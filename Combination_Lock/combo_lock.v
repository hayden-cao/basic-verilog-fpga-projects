==> flow/design.v <==
`timescale 1ns / 1ps
module button_pulse(
		    input clk,
		    input raw_button,
		    output button_pulse
		    );
    localparam N = 3;
    reg [N - 1:0] Q_reg;
    always @(posedge clk)
    begin
        Q_reg <= {Q_reg[N - 2:0], raw_button};
    end
    assign button_pulse = (&Q_reg[N - 2:0]) & ~Q_reg[N-1];
endmodule
`timescale 1ns / 1ps
module combo_lock(
    input clk, left_btn, right_btn, up_btn, down_btn, clear_btn, set_switch,
    output [3:0] state_led,
    output led_g, led_r, led_b
    );
    wire left_debounce;
    wire right_debounce;
    wire up_debounce;
    wire down_debounce;
    wire clear_debounce;
    wire [1:0] colors;
    button_pulse left_b (
        .clk(clk),
        .raw_button(left_btn),
        .button_pulse(left_debounce)
    );
    button_pulse right_b (
        .clk(clk),
        .raw_button(right_btn),
        .button_pulse(right_debounce)
    );
    button_pulse up_b (
        .clk(clk),
        .raw_button(up_btn),
        .button_pulse(up_debounce)
    );    
    button_pulse down_b (
        .clk(clk),
        .raw_button(down_btn),
        .button_pulse(down_debounce)
    );    
     button_pulse clear_b (
        .clk(clk),
        .raw_button(clear_btn),
        .button_pulse(clear_debounce)
    );
    fsm_set_and_lock fsm1 (
        .clk(clk),
        .clear_btn(clear_debounce),
        .left_btn(left_debounce),
        .right_btn(right_debounce),
        .up_btn(up_debounce),
        .down_btn(down_debounce),
        .set_switch(set_switch),
        .state(state_led),
        .password(),
        .color(colors)
    );
    led_color_rygb led1 (
        .clk(clk),
        .reset(clear_debounce),
        .color(colors),
        .led_r(led_r),
        .led_g(led_g),
        .led_b(led_b)
    );
endmodule
`timescale 1ns / 1ps
module fsm_set_and_lock(
    input clk, clear_btn, left_btn, right_btn, up_btn, down_btn, set_switch,
    output reg[3:0] state,
    output reg[15:0] password,
    output reg [1:0] color
    );
    parameter left = 4'b0001;
    parameter right = 4'b0010;
    parameter up = 4'b0100;
    parameter down = 4'b1000;
    parameter IDLE = 0;
    parameter FirstGuess = 1;
    parameter OneCorr = 2;
    parameter TwoCorr = 3;
    parameter ThreeCorr = 4;
    parameter FourCorr = 5;
    parameter OneWrong = 6;
    parameter TwoWrong = 7;
    parameter ThreeWrong = 8;
    parameter FourWrong = 9;
    parameter FirstSet = 10;
    parameter SetOne = 11;
    parameter SetTwo = 12;
    parameter SetThree = 13;
    parameter SetFour = 14;
    reg[3:0] next_state;
    reg[1:0] color_select;
    reg[15:0] next_pass;
    initial begin
        next_pass = 0;
        next_state = 0;
        color_select = 2'b01;
    end
    always@(posedge clk or posedge clear_btn)
    begin
        if(clear_btn)
        begin
            state <= IDLE;
        end
        else
        begin
            state <= next_state; 
            password <= next_pass;
            color <= color_select;
        end
    end
    always@(*)
    begin
        next_state = state;
        color_select = color;
        next_pass = password;
        case(state)
            IDLE:
                begin
                    color_select = 2'b10;
                    if(set_switch)
                        next_state = FirstSet;
                    else
                        next_state = FirstGuess;
                end
            FirstSet:
                begin
                    color_select = 2'b01;       
                    next_pass = 16'hFFFF;
                    if(left_btn)
                    begin
                        next_pass[3:0] = left;
                        next_state = SetOne;
                    end else if (right_btn)
                    begin
                        next_pass[3:0] = right;
                        next_state = SetOne;
                    end else if (up_btn)
                    begin
                        next_pass[3:0] = up;
                        next_state = SetOne;
                    end else if (down_btn)
                    begin
                        next_pass[3:0] = down;
                        next_state = SetOne;
                    end 
                end
          SetOne:
                begin
                    color_select = 2'b01;
                    if(left_btn)
                    begin
                        next_pass[7:4] = left;
                        next_state = SetTwo;
                    end else if (right_btn)
                    begin
                        next_pass[7:4] = right;
                        next_state = SetTwo;
                    end else if (up_btn)
                    begin
                        next_pass[7:4] = up;
                        next_state = SetTwo;
                    end else if (down_btn)
                    begin
                        next_pass[7:4] = down;
                        next_state = SetTwo;
                    end                 
                end      
           SetTwo:
                begin
                    color_select = 2'b01;
                    if(left_btn)
                    begin
                        next_pass[11:8] = left;
                        next_state = SetThree;
                    end else if (right_btn)
                    begin
                        next_pass[11:8] = right;
                        next_state = SetThree;
                    end else if (up_btn)
                    begin
                        next_pass[11:8] = up;
                        next_state = SetThree;
                    end else if (down_btn)
                    begin
                        next_pass[11:8] = down;
                        next_state = SetThree;
                    end                  
                end      
           SetThree:
                begin
                    color_select = 2'b01;
                    if(left_btn)
                    begin
                        next_pass[15:12] = left;
                        next_state = SetFour;
                    end else if (right_btn)
                    begin
                        next_pass[15:12] = right;
                        next_state = SetFour;
                    end else if (up_btn)
                    begin
                        next_pass[15:12] = up;
                        next_state = SetFour;
                    end else if (down_btn)
                    begin
                        next_pass[15:12] = down;
                        next_state = SetFour;
                    end               
                end  
         SetFour:
                begin
                    password = next_pass;               
                    color_select = 2'b11;            
                end
         FirstGuess:
                begin
                    color_select = 2'b01;
                    if(left_btn)
                    begin  
                        if(password[3:0] == left)
                            next_state = OneCorr;
                        else 
                            next_state = OneWrong;  
                    end else if (right_btn)
                    begin
                        if(password[3:0] == right)
                            next_state = OneCorr;
                        else 
                            next_state = OneWrong;
                    end else if (up_btn)
                    begin
                        if(password[3:0] == up)
                            next_state = OneCorr;
                        else
                            next_state = OneWrong;    
                    end else if (down_btn)
                    begin
                        if(password[3:0] == down)
                            next_state = OneCorr;
                        else 
                            next_state = OneWrong;
                    end
                end
         OneCorr:
                begin
                    color_select = 2'b01;
                    if(left_btn)
                    begin  
                        if(password[7:4] == left)
                            next_state = TwoCorr;
                        else 
                            next_state = TwoWrong;  
                    end else if (right_btn)
                    begin
                        if(password[7:4] == right)
                            next_state = TwoCorr;
                        else 
                            next_state = TwoWrong;
                    end else if (up_btn)
                    begin
                        if(password[7:4] == up)
                            next_state = TwoCorr;
                        else
                            next_state = TwoWrong;    
                    end else if (down_btn)
                    begin
                        if(password[7:4] == down)
                            next_state = TwoCorr;
                        else 
                            next_state = TwoWrong;
                    end
                end                
         TwoCorr:
                begin
                    color_select = 2'b01;
                    if(left_btn)
                    begin  
                        if(password[11:8] == left)
                            next_state = ThreeCorr;
                        else 
                            next_state = ThreeWrong;  
                    end else if (right_btn)
                    begin
                        if(password[11:8] == right)
                            next_state = ThreeCorr;
                        else 
                            next_state = ThreeWrong;
                    end else if (up_btn)
                    begin
                        if(password[11:8] == up)
                            next_state = ThreeCorr;
                        else
                            next_state = ThreeWrong;    
                    end else if (down_btn)
                    begin
                        if(password[11:8] == down)
                            next_state = ThreeCorr;
                        else 
                            next_state = ThreeWrong;
                    end
                end
         ThreeCorr:
                begin
                    color_select = 2'b01;
                    if(left_btn)
                    begin  
                        if(password[15:12] == left)
                            next_state = FourCorr;
                        else 
                            next_state = FourWrong;  
                    end else if (right_btn)
                    begin
                        if(password[15:12] == right)
                            next_state = FourCorr;
                        else 
                            next_state = FourWrong;
                    end else if (up_btn)
                    begin
                        if(password[15:12] == up)
                            next_state = FourCorr;
                        else
                            next_state = FourWrong;    
                    end else if (down_btn)
                    begin
                        if(password[15:12] == down)
                            next_state = FourCorr;
                        else 
                            next_state = FourWrong;
                    end
                end
         FourCorr:
                begin
                   color_select = 2'b10; 
                   password = next_pass;       
                end
             OneWrong:
                begin
                    color_select = 2'b01;
                    if(left_btn | right_btn | up_btn | down_btn)
                        next_state = TwoWrong;
                end           
              TwoWrong:
                begin
                    color_select = 2'b01;
                    if(left_btn | right_btn | up_btn | down_btn)
                        next_state = ThreeWrong;
                end    
              ThreeWrong:
                begin
                    color_select = 2'b01;
                    if(left_btn | right_btn | up_btn | down_btn)
                        next_state = FourWrong;
                end    
          FourWrong:
                begin
                    color_select = 2'b00;
                end
         default: begin
         end       
        endcase
    end
endmodule
`timescale 1ns / 1ps
module led_color_rygb(
		 input clk,
		 input reset,
		 input [1:0] color,
		 output reg led_r,
		 output reg led_g,
		 output reg led_b
		 );
   parameter RED = 0;
   parameter YELLOW = 1;
   parameter GREEN = 2;
   parameter BLUE = 3;
   wire			pwm_12p5;
   wire         pwm_25;
   pwm_gen u1 (clk, reset, pwm_12p5, pwm_25);
   always @(*)
     case (color)
       RED:  
	 begin
	    led_r = pwm_25;
	    led_g = 0;
	    led_b = 0;
	 end
       YELLOW:  
	 begin
	    led_r = pwm_25;
	    led_g = pwm_12p5;
	    led_b = 0;
	 end
       GREEN:  
	 begin
	    led_r = 0;
	    led_g = pwm_25;
	    led_b = 0;
	 end
       BLUE:  
	 begin
	    led_r = 0;
	    led_g = 0;
	    led_b = pwm_25;
	 end
     endcase       
endmodule   
`timescale 1ns / 1ps
module pwm_gen(
		 input clk,
		 input reset,
		 output pwm_12p5,
		 output pwm_25
		 );
   reg [11:0]	pwm_cnt;
   always @(posedge clk or posedge reset)
     if (reset)
       pwm_cnt <= 0;
     else
       pwm_cnt <= pwm_cnt + 1;
   assign pwm_12p5 = pwm_cnt[11] & pwm_cnt[10] & pwm_cnt[9];
   assign pwm_25 = pwm_cnt[11] & pwm_cnt[10];
endmodule
Step by step through the tools: combo_lock

The steps from the RTL of combo_lock to its reports follow in flow order.
Line numbers count from 1 in the design file above.
Cell names lack the library's common part.
Not given: --

Design top: combo_lock
Clock port: clk
Standard-cell library: sky130hd
Library corner: tt_025C_1v80

Elaborated design

Counts by Yosys on the flattened word-level netlist (proc, flatten, opt, wreduce; memories kept). Register bits leave out memories and registers merged into their read ports (data or address). Print and check cells are left out. Cells with the same type and inputs are merged into one.

Bits in registers: 49
Output and inout bits: 7
Elaborated cells: 168
Input port bits: 7

Equality and inequality tests: 44
Bitwise operators: 16
Reduce/logical cells: 26
Mux-type cells: 67
$add $sub $neg: 1

Operator list:

| cell                                           | number |
| 2-to-1 mux 4 bit                               | 48 |
| case mux 4 bit (select 12 bit)                 | 1 |
| == test 4 bit (second input constant)          | 11 |
| != test 5 bit (second input constant)          | 8 |
| == test 4 x 3 -> 1 bit (second input constant) | 8 |
| 2-to-1 mux 3 bit                               | 10 |
| == test 4 x 2 -> 1 bit (second input constant) | 6 |
| case mux 4 bit (select 2 bit)                  | 3 |
| == test 4 x 1 -> 1 bit (second input constant) | 5 |
| AND reduction 2 bit                            | 7 |
| adder 12 x 1 -> 12 bit (second input constant) | 1 |
| AND reduction 12 bit                           | 1 |
| nonzero test 12 bit                            | 1 |
| OR reduction 11 bit                            | 1 |
| OR reduction 2 bit                             | 5 |
| AND reduction 3 bit                            | 3 |
| case mux 2 bit (select 4 bit)                  | 1 |
| AND 1 bit                                      | 7 |
| inverter 1 bit                                 | 6 |
| != test 2 x 1 -> 1 bit (second input constant) | 3 |
| nonzero test 2 bit                             | 3 |
| OR reduction 3 bit                             | 2 |
| == test 2 bit (second input constant)          | 2 |
| zero test 4 bit                                | 1 |
| nonzero test 4 bit                             | 1 |
| case mux 1 bit (select 2 bit)                  | 2 |
| bitwise OR 1 bit                               | 3 |
| case mux 1 bit (select 3 bit)                  | 1 |

Other operator kinds: 3; their cells: 3.

Logic depth

Longest topological path by Yosys (ltp), each cell counted once; first at word level (registers and memories cut), then after technology mapping (sequential cells cut; the memories' decode and read muxes count).

Depth in word-level cells: 7
ABC_AREA: 1
Depth in mapped cells: 11

Netlist

Yosys stat after the flow's synthesis: flattened, memories mapped to cells. It holds for the ABC_AREA given above (unset counts as 0); a run with the other value may have another netlist.

Chip area (Yosys): 2316.0 um^2
Standard cells after synthesis: 267
Flip-flops: 50

Cell types:

| cell     | number | total area (um^2) |
| edfxtp_1 | 16     | 480.461 |
| dfrtp_1  | 16     | 400.384 |
| dfxtp_1  | 18     | 360.346 |
| nand2_1  | 56     | 210.202 |
| nor2_1   | 37     | 138.883 |
| inv_1    | 36     | 135.13 |
| nand3_1  | 18     | 90.086 |
| xor2_1   | 8      | 70.067 |
| nand2_4  | 3      | 33.782 |
| nand2_2  | 5      | 31.28 |
| nor2_2   | 5      | 31.28 |
| a21oi_1  | 6      | 30.029 |
| o22ai_1  | 4      | 25.024 |
| o211ai_1 | 3      | 22.522 |
| nor3_2   | 2      | 20.019 |
| o21ai_0  | 4      | 20.019 |
| nand4_1  | 3      | 18.768 |
| nand3_4  | 1      | 17.517 |

Not listed: further types 18, cells in them 26.

Worst setup path after synthesis

Source: OpenSTA report_checks on the synthesized netlist (no wires, ideal clock, input and output delay 20% of the period each), path of least setup slack; recovery checks are left aside. Register names are those of the netlist, which keeps one name where synthesis merged equal registers.

Path kind: register to output
Start point: register led1.u1.pwm_cnt[10]
End point: output port led_g
Launch time at the first pin: 0.000 ns
Setup slack: 1.017 ns
External output delay: 0.506 ns
Delay of the path: 1.007 ns
Data required time: 2.024 ns
Data arrival time: 1.007 ns
Period: 2.53 ns
Buffers on the path: 0
Stages on the path: 5
Period reached after synthesis: 1.513 ns

"delay of the path" = arrival - input delay + setup time.
At an output port there is no setup time.
"stages on the path" counts driving pins, that of a launching flip-flop among them; a cell with two outputs on the path counts twice.
"period reached after synthesis" is the clock period less the worst setup slack; recovery checks do not enter. This is arithmetic on one report: input and output delays are still those of the set period (20% each).
The rows between start and end are the longest chain of elaborated cells between them; the timing report does not say that the signal goes this way. Where chains are equally long, one stands for them.
A line is the first line of the expression or statement that the cell stems from. Yosys adds cells for indexed reads and writes and turns some case tables into memories.

Cell sequence: dfrtp_1 -> nand2_1 -> nor3_1 -> nand3_1 -> o21ai_0
Length of the longest elaborated chain: 3
Elaborated cells on any way between the ends: 3
Classes of those cells: mux (1); logic (2)

RTL lines, path after synthesis:

| element                       | RTL line | source |
| start, declared               | 423      | `reg [11:0] pwm_cnt;` |
| start, assigned               | 426      | `pwm_cnt <= 0;` |
| start, assigned               | 428      | `pwm_cnt <= pwm_cnt + 1;` |
| AND 1 bit x2                  | 429      | `assign pwm_12p5 = pwm_cnt[11] & pwm_cnt[10] & pwm_cnt[9];` |
| case mux 1 bit (select 3 bit) | 389      | `case (color)` |
| end, declared                 | 19       | `output led_g, led_r, led_b` |

Nets of the timed path that keep an RTL name, with a line that drives or declares them; the list need not be complete.

Nets with RTL names, path after synthesis:

| net   | RTL line |
| led_r | 389 |

Worst path after layout

From the final timing report of entry A: the path of least setup slack in the routed layout; clock arrival at registers is part of the times.

Path kind: register to output
Start point: register fsm1.state[2]
End point: output port state_led[2]
Period: 1.69 ns
Launch time at the first pin: 0.30 ns
External output delay: 0.34 ns
Data required time: 1.35 ns
Setup slack: 0.06 ns
Stages on the path: 2
Data arrival time: 1.30 ns
Buffers on the path: 1

Cell sequence: dfrtp_2 -> clkdlybuf4s50_1
Length of the longest elaborated chain: 0
Elaborated cells on any way between the ends: 0

RTL lines, path after layout:

| element         | RTL line | source |
| start, declared | 76       | `output reg[3:0] state,` |
| start, assigned | 111      | `state <= IDLE;` |
| start, assigned | 115      | `state <= next_state;` |
| end, declared   | 18       | `output [3:0] state_led,` |

Wiki page: combo_lock / flow data

combo_lock through Yosys and OpenROAD on sky130hd: 2 stored runs, unordered, with their settings and measured results. The constraints put input and output delay at 20% of the set period each and load the outputs with 0.01 pF.
By "achieved clock period" is meant the clock period of the run minus its worst setup slack. This is arithmetic on one report: input and output delays are still those of the set period (20% each).
By "allowed time less slack (worst setup path)" is meant the share of the clock period that the worst setup path is allowed (20% is reserved at inputs, 20% at outputs), minus its slack. Clock arrival times at its registers enter into it.
"total power after layout": no workload was simulated; the value follows from the tool's default switching activity.
Among the settings, -- means not set for that run.

| name                                            | entry A            | entry B              |
| period_ns                                       | 1.69               | 1.41                 |
| CORE_UTILIZATION                                | 48                 | 56                   |
| PLACE_DENSITY_LB_ADDON                          | 0.0                | 0.16                 |
| CORE_ASPECT_RATIO                               | 1.13               | 0.89                 |
| CORE_MARGIN                                     | 9                  | 4                    |
| ABC_AREA                                        | 1                  | 1                    |
| GPL_TIMING_DRIVEN                               | 1                  | --                   |
| CAP_MARGIN                                      | 30                 | 15                   |
| MAX_ROUTING_LAYER                               | met5               | met5                 |
| SLEW_MARGIN                                     | 20                 | 15                   |
| GPL_ROUTABILITY_DRIVEN                          | --                 | 1                    |
| CTS_CLUSTER_SIZE                                | --                 | 100                  |
| achieved clock period (ns)                      | 1.634              | 1.561                |
| post-route utilization                          | 0.595              | 0.877                |
| standard-cell area after layout (um^2)          | 2728.9             | 3388.2               |
| chip area in the Yosys report (um^2)            | 2316.0             | 2316.0               |
| total power after layout (W)                    | 0.002194           | 0.002598             |
| worst setup slack after layout (ns)             | 0.056              | -0.151               |
| die area (um^2)                                 | 7654.4             | 5230.2               |
| allowed time less slack (worst setup path) (ns) | 1.30               | 1.56                 |
| worst path kind                                 | register to output | register to register |
